==> flow/design.v <==
module Adder #(
    parameter k = 16  
)
(
    input clk, reset,  
    input [k - 1:0] A, B,  
    output [k - 1:0] sum,  
    output carry  
);
    reg [k:0] out_reg;
    always @(posedge clk, posedge reset)
    begin
        if(reset) out_reg <= 0;
        else out_reg <= A + B;
    end
    assign {carry, sum} = out_reg;
endmodule
module Adder_array #(
    parameter k = 4,  
    parameter WIDTH = 16  
)
(
    input [2 * k * WIDTH - 1:0] in,  
    input clk, reset,  
    output [k * WIDTH - 1:0] sum  
);
    genvar i;
    generate 
    begin
        for(i = 1; i <= k; i = i + 1)
        begin : for_loop
            Adder
            #(
                .k(WIDTH)
            )
            adder
            (
                .clk(clk),
                .reset(reset),
                .A(in[(2 * i * WIDTH - 1)-:WIDTH]),
                .B(in[((2 * i - 1) * WIDTH - 1)-:WIDTH]),
                .sum(sum[(i * WIDTH - 1)-:WIDTH])
            );
        end
    end
    endgenerate
endmodule
module MulandAddTree #(
    parameter n = 4,  
    parameter WIDTH = 8  
)
(
    input clk, reset,  
    input [n * WIDTH - 1:0] A, B,
    output [2 * WIDTH - 1:0] out
);
    wire [2 * n * WIDTH - 1:0] stage [n - 1:0];  
    Multiply_array  
    #(
        .k(n),
        .WIDTH(WIDTH)
    )
    mult_stage
    (
        .A(A),
        .B(B),
        .clk(clk),
        .reset(reset),
        .product(stage[0])
    );
    genvar i;
    generate 
    begin
        for(i = 0; (n / (2 ** (i + 1))) >= 1; i = i + 1)
        begin : for_loop
            Adder_array
            #(
                .k(n / (2 ** (i + 1))),
                .WIDTH(2 * WIDTH)
            )
            add_stage
            (
                .clk(clk),
                .reset(reset),
                .in(stage[i][(n / (2 ** i)) * 2 * WIDTH - 1:0]),
                .sum(stage[i + 1][(n / (2 ** (i + 1))) * 2 * WIDTH - 1:0])
            );
            if((n / (2 ** (i + 1))) == 1)
                assign out = stage[i + 1];
        end
    end
    endgenerate
endmodule
module Multiply #(
    parameter k = 8  
)
(
    input [k - 1:0] A, B,
    input clk, reset,  
    output [2 * k - 1:0] product
);
    reg [2 * k - 1:0] out_reg;
    always @(posedge clk, posedge reset)
    begin
        if(reset) 
            out_reg <= 0;
        else
            out_reg <= A * B;
    end
    assign product = out_reg;
endmodule
module Multiply_array #(
    parameter k = 8,  
    parameter WIDTH = 8  
)
(
    input [k * WIDTH - 1:0] A, B,
    input clk, reset,  
    output [k * 2 * WIDTH - 1:0] product
);
    genvar i;
    generate 
    begin
        for(i = 1; i <= k; i = i + 1)
        begin : for_loop
            Multiply
            #(
                .k(WIDTH)
            )
            mult
            (
                .clk(clk), 
                .reset(reset),
                .A(A[(i * WIDTH - 1)-:WIDTH]),
                .B(B[(i * WIDTH - 1)-:WIDTH]),
                .product(product[(i * 2 * WIDTH - 1)-:2 * WIDTH])
            );
        end
    end
    endgenerate
endmodule
# From RTL to reports: MulandAddTree

The steps from the RTL of MulandAddTree to its reports follow in flow order.
Line numbers count from 1 in the design file above.
Operators carry their Yosys type and port widths (W data, S select, Z words).
Cell names lack the library's common part.
A cell with - has no value.

Design top: MulandAddTree
Clock port: clk
Standard-cell library: sky130hd
Timing corner: tt_025C_1v80

# After elaboration

Source: Yosys, flattened and elaborated. Widths are those after wreduce; folded enables and synchronous resets count as part of the registers. Registers that Yosys merges into a memory's read port (data or address) are not register bits. Print and check cells do not count. Equal cells are merged and count once.

Register bits after elaboration: 112
Input bits: 66
Output and inout bits: 16
Cells after elaboration: 14

Add/sub/neg operators: 3
$mul: 4

Operator list:

| kind             | number |
| $mul A8 B8 Y16   | 4 |
| $add A16 B16 Y16 | 3 |

# Logic depth

Depth = most cells in a row (Yosys ltp): at word level without a register or memory, in the mapped netlist without a sequential cell, where the memories' decode and read muxes count.

Depth in word-level cells: 1
ABC_AREA: 0
Depth in mapped cells: 16
Depth with buffers taken out: 16

# Synthesis result

The flow's flattened synthesis, as Yosys stat reports it; memories are mapped. The netlist is that of the ABC_AREA named above (0 if unset); the other value can give another one.

Cells by type:

| type     | number | total area (µm²) |
| fa_1     | 147    | 2.94E+03 |
| dfrtp_1  | 112    | 2.8E+03 |
| ha_1     | 189    | 2.36E+03 |
| and2_1   | 213    | 1.33E+03 |
| inv_1    | 232    | 870.835 |
| xnor2_1  | 52     | 455.437 |
| nand2_1  | 79     | 296.534 |
| a21oi_1  | 49     | 245.235 |
| o21ai_0  | 46     | 230.221 |
| a21o_1   | 30     | 225.216 |
| nor2_1   | 51     | 191.434 |
| xor2_1   | 21     | 183.926 |
| a211oi_1 | 15     | 112.608 |
| nor2b_1  | 15     | 93.84 |
| nor3_1   | 17     | 85.082 |
| o21a_1   | 9      | 67.565 |
| nand3_1  | 12     | 60.058 |
| nand4_1  | 9      | 56.304 |

Not listed: further types 37, cells in them 109.

Mapped cells: 1407
Cell area after synthesis: 13460.4 µm²
Flip-flops: 112

The figures by module come from a second, unflattened synthesis with its own total; it is not the netlist above.

Cells (unflattened synthesis): 1464
Area total of the unflattened synthesis: 13970.9 µm²

Each row is one instance without its submodules.

By module:

| module          | instances | cells | area (µm²) | seq. area (µm²) |
| Multiply #(k=8) | 4         | 276   | 2616.3     | 400.4 |
| Adder #(k=16)   | 3         | 120   | 1168.6     | 425.4 |
| Adder_array     | 1         | 0     | 0.0        | 0.0 |
| Multiply_array  | 1         | 0     | 0.0        | 0.0 |
| Adder_array     | 1         | 0     | 0.0        | 0.0 |
| MulandAddTree   | 1         | 0     | 0.0        | 0.0 |

# Path before layout

OpenSTA on the mapped netlist: ideal clock, no wires. The path of least setup slack (recovery checks aside). Input and output delay are each 20% of the period. Register names are those of the netlist, which keeps one name where synthesis merged equal registers.

Kind: input-to-reg
Start: input B[2]
End: register mult_stage.genblk0.for_loop[1].mult.out_reg[13]
Clock period: 4.64 ns
Library setup time: 0.069 ns
Time at the first pin: 0.928 ns
Data arrival time: 4.556 ns
Setup slack: 0.015 ns
Path delay: 3.697 ns
Driving pins on the path: 14
Path buffers: 0
Period reached after synthesis: 4.625 ns

"path delay" = arrival - input delay + setup time.
"driving pins on the path": output pins that drive a net of the path, with the launching flip-flop's if there is one; two outputs of one cell count as two.
"period reached after synthesis" = period - worst setup slack (recovery checks aside). The figure is calculated, with input and output delays left at 20% of the set period.
Between the ends stands the longest chain of elaborated cells between them, by number of cells; it is not shown to be the way that was timed. Of several equally long chains one is given.
Each line given opens the expression or statement behind the cell; cells for indexed reads and writes are added by Yosys, which also makes memories of some case tables.

Path through: nand2_1 -> fa_1 -> fa_1 -> inv_1 -> fa_1 -> inv_1 -> fa_1 -> inv_1 -> ha_1 -> o21a_1 -> a21boi_0 -> o41a_1 -> or4_1 -> nand3_1
Cells in the longest elaborated chain: 1

Ends and longest elaborated chain, post-synthesis:

| element        | RTL line | RTL |
| from (decl)    | 54       | `input [n * WIDTH - 1:0] A, B,` |
| $mul A8 B8 Y16 | 108      | `out_reg <= A * B;` |
| to (assign)    | 106      | `out_reg <= 0;` |
| to (assign)    | 108      |  |
| to (decl)      | 102      | `reg [2 * k - 1:0] out_reg;` |

# Path in the finished layout

From the final timing report of entry A: the path of least setup slack in the routed layout; clock arrival at registers is part of the times.

Kind: input-to-reg
Start: input A[5]
End: register mult_stage.genblk0.for_loop[1].mult.out_reg[13]
Clock period: 9.77 ns
Library setup time: 0.06 ns
Time at the first pin: 1.95 ns
Data arrival time: 6.51 ns
Setup slack: 3.54 ns
Driving pins on the path: 15
Path buffers: 1

Between the ends stands the longest chain of elaborated cells between them, by number of cells; it is not shown to be the way that was timed. Of several equally long chains one is given.

Path through: clkdlybuf4s50_1 -> nand2_1 -> fa_1 -> fa_1 -> inv_1 -> fa_1 -> inv_1 -> fa_1 -> inv_1 -> ha_1 -> o21a_1 -> a21boi_0 -> o41a_1 -> or4_1 -> nand3_1
Cells in the longest elaborated chain: 1

Ends and longest elaborated chain, post-layout:

| element        | RTL line | RTL |
| from (decl)    | 54       | `input [n * WIDTH - 1:0] A, B,` |
| $mul A8 B8 Y16 | 108      | `out_reg <= A * B;` |
| to (assign)    | 106      | `out_reg <= 0;` |
| to (assign)    | 108      |  |
| to (decl)      | 102      | `reg [2 * k - 1:0] out_reg;` |

Memo
Re: implementation data of MulandAddTree

Module MulandAddTree, platform sky130hd: 2 stored runs of the flow (Yosys, OpenROAD) with differing settings, in no particular order. Input and output delays are each 20% of the period that was set; the output load is 0.01 pF.
"achieved period" is the run's clock period less its worst setup slack. It is reckoned from that one timing run; input and output delays stay at 20% of the period that was set.
"overall power" is the tool's figure for a default switching activity; nothing was simulated.
Settings: n/a = not set for that run.

| item                                   | entry A | entry B |
| period_ns                              | 9.77    | 6.54    |
| CORE_UTILIZATION                       | 59      | 40      |
| PLACE_DENSITY                          | 0.91    | n/a     |
| CELL_PAD_IN_SITES_DETAIL_PLACEMENT     | 0       | n/a     |
| TNS_END_PERCENT                        | 95      | n/a     |
| GPL_TIMING_DRIVEN                      | 1       | n/a     |
| GPL_ROUTABILITY_DRIVEN                 | 0       | n/a     |
| CTS_CLUSTER_DIAMETER                   | 267     | n/a     |
| MIN_ROUTING_LAYER                      | met1    | n/a     |
| CAP_MARGIN                             | 20      | 20      |
| CORE_MARGIN                            | 2       | 2       |
| SLEW_MARGIN                            | 20      | 20      |
| final setup TNS (ns)                   | 0.000   | 0.000   |
| die outline area (µm²)                 | 24039.0 | 35133.8 |
| setup slack of the worst path (ns)     | 3.542   | 1.042   |
| overall power (mW)                     | 3.914   | 5.751   |
| worst hold slack after layout (ns)     | 0.493   | 0.472   |
| standard-cell area after routing (µm²) | 14893.0 | 15120.8 |
| achieved period (ns)                   | 6.228   | 5.498   |
| area of the synthesized netlist (µm²)  | 13460.4 | 13460.4 |
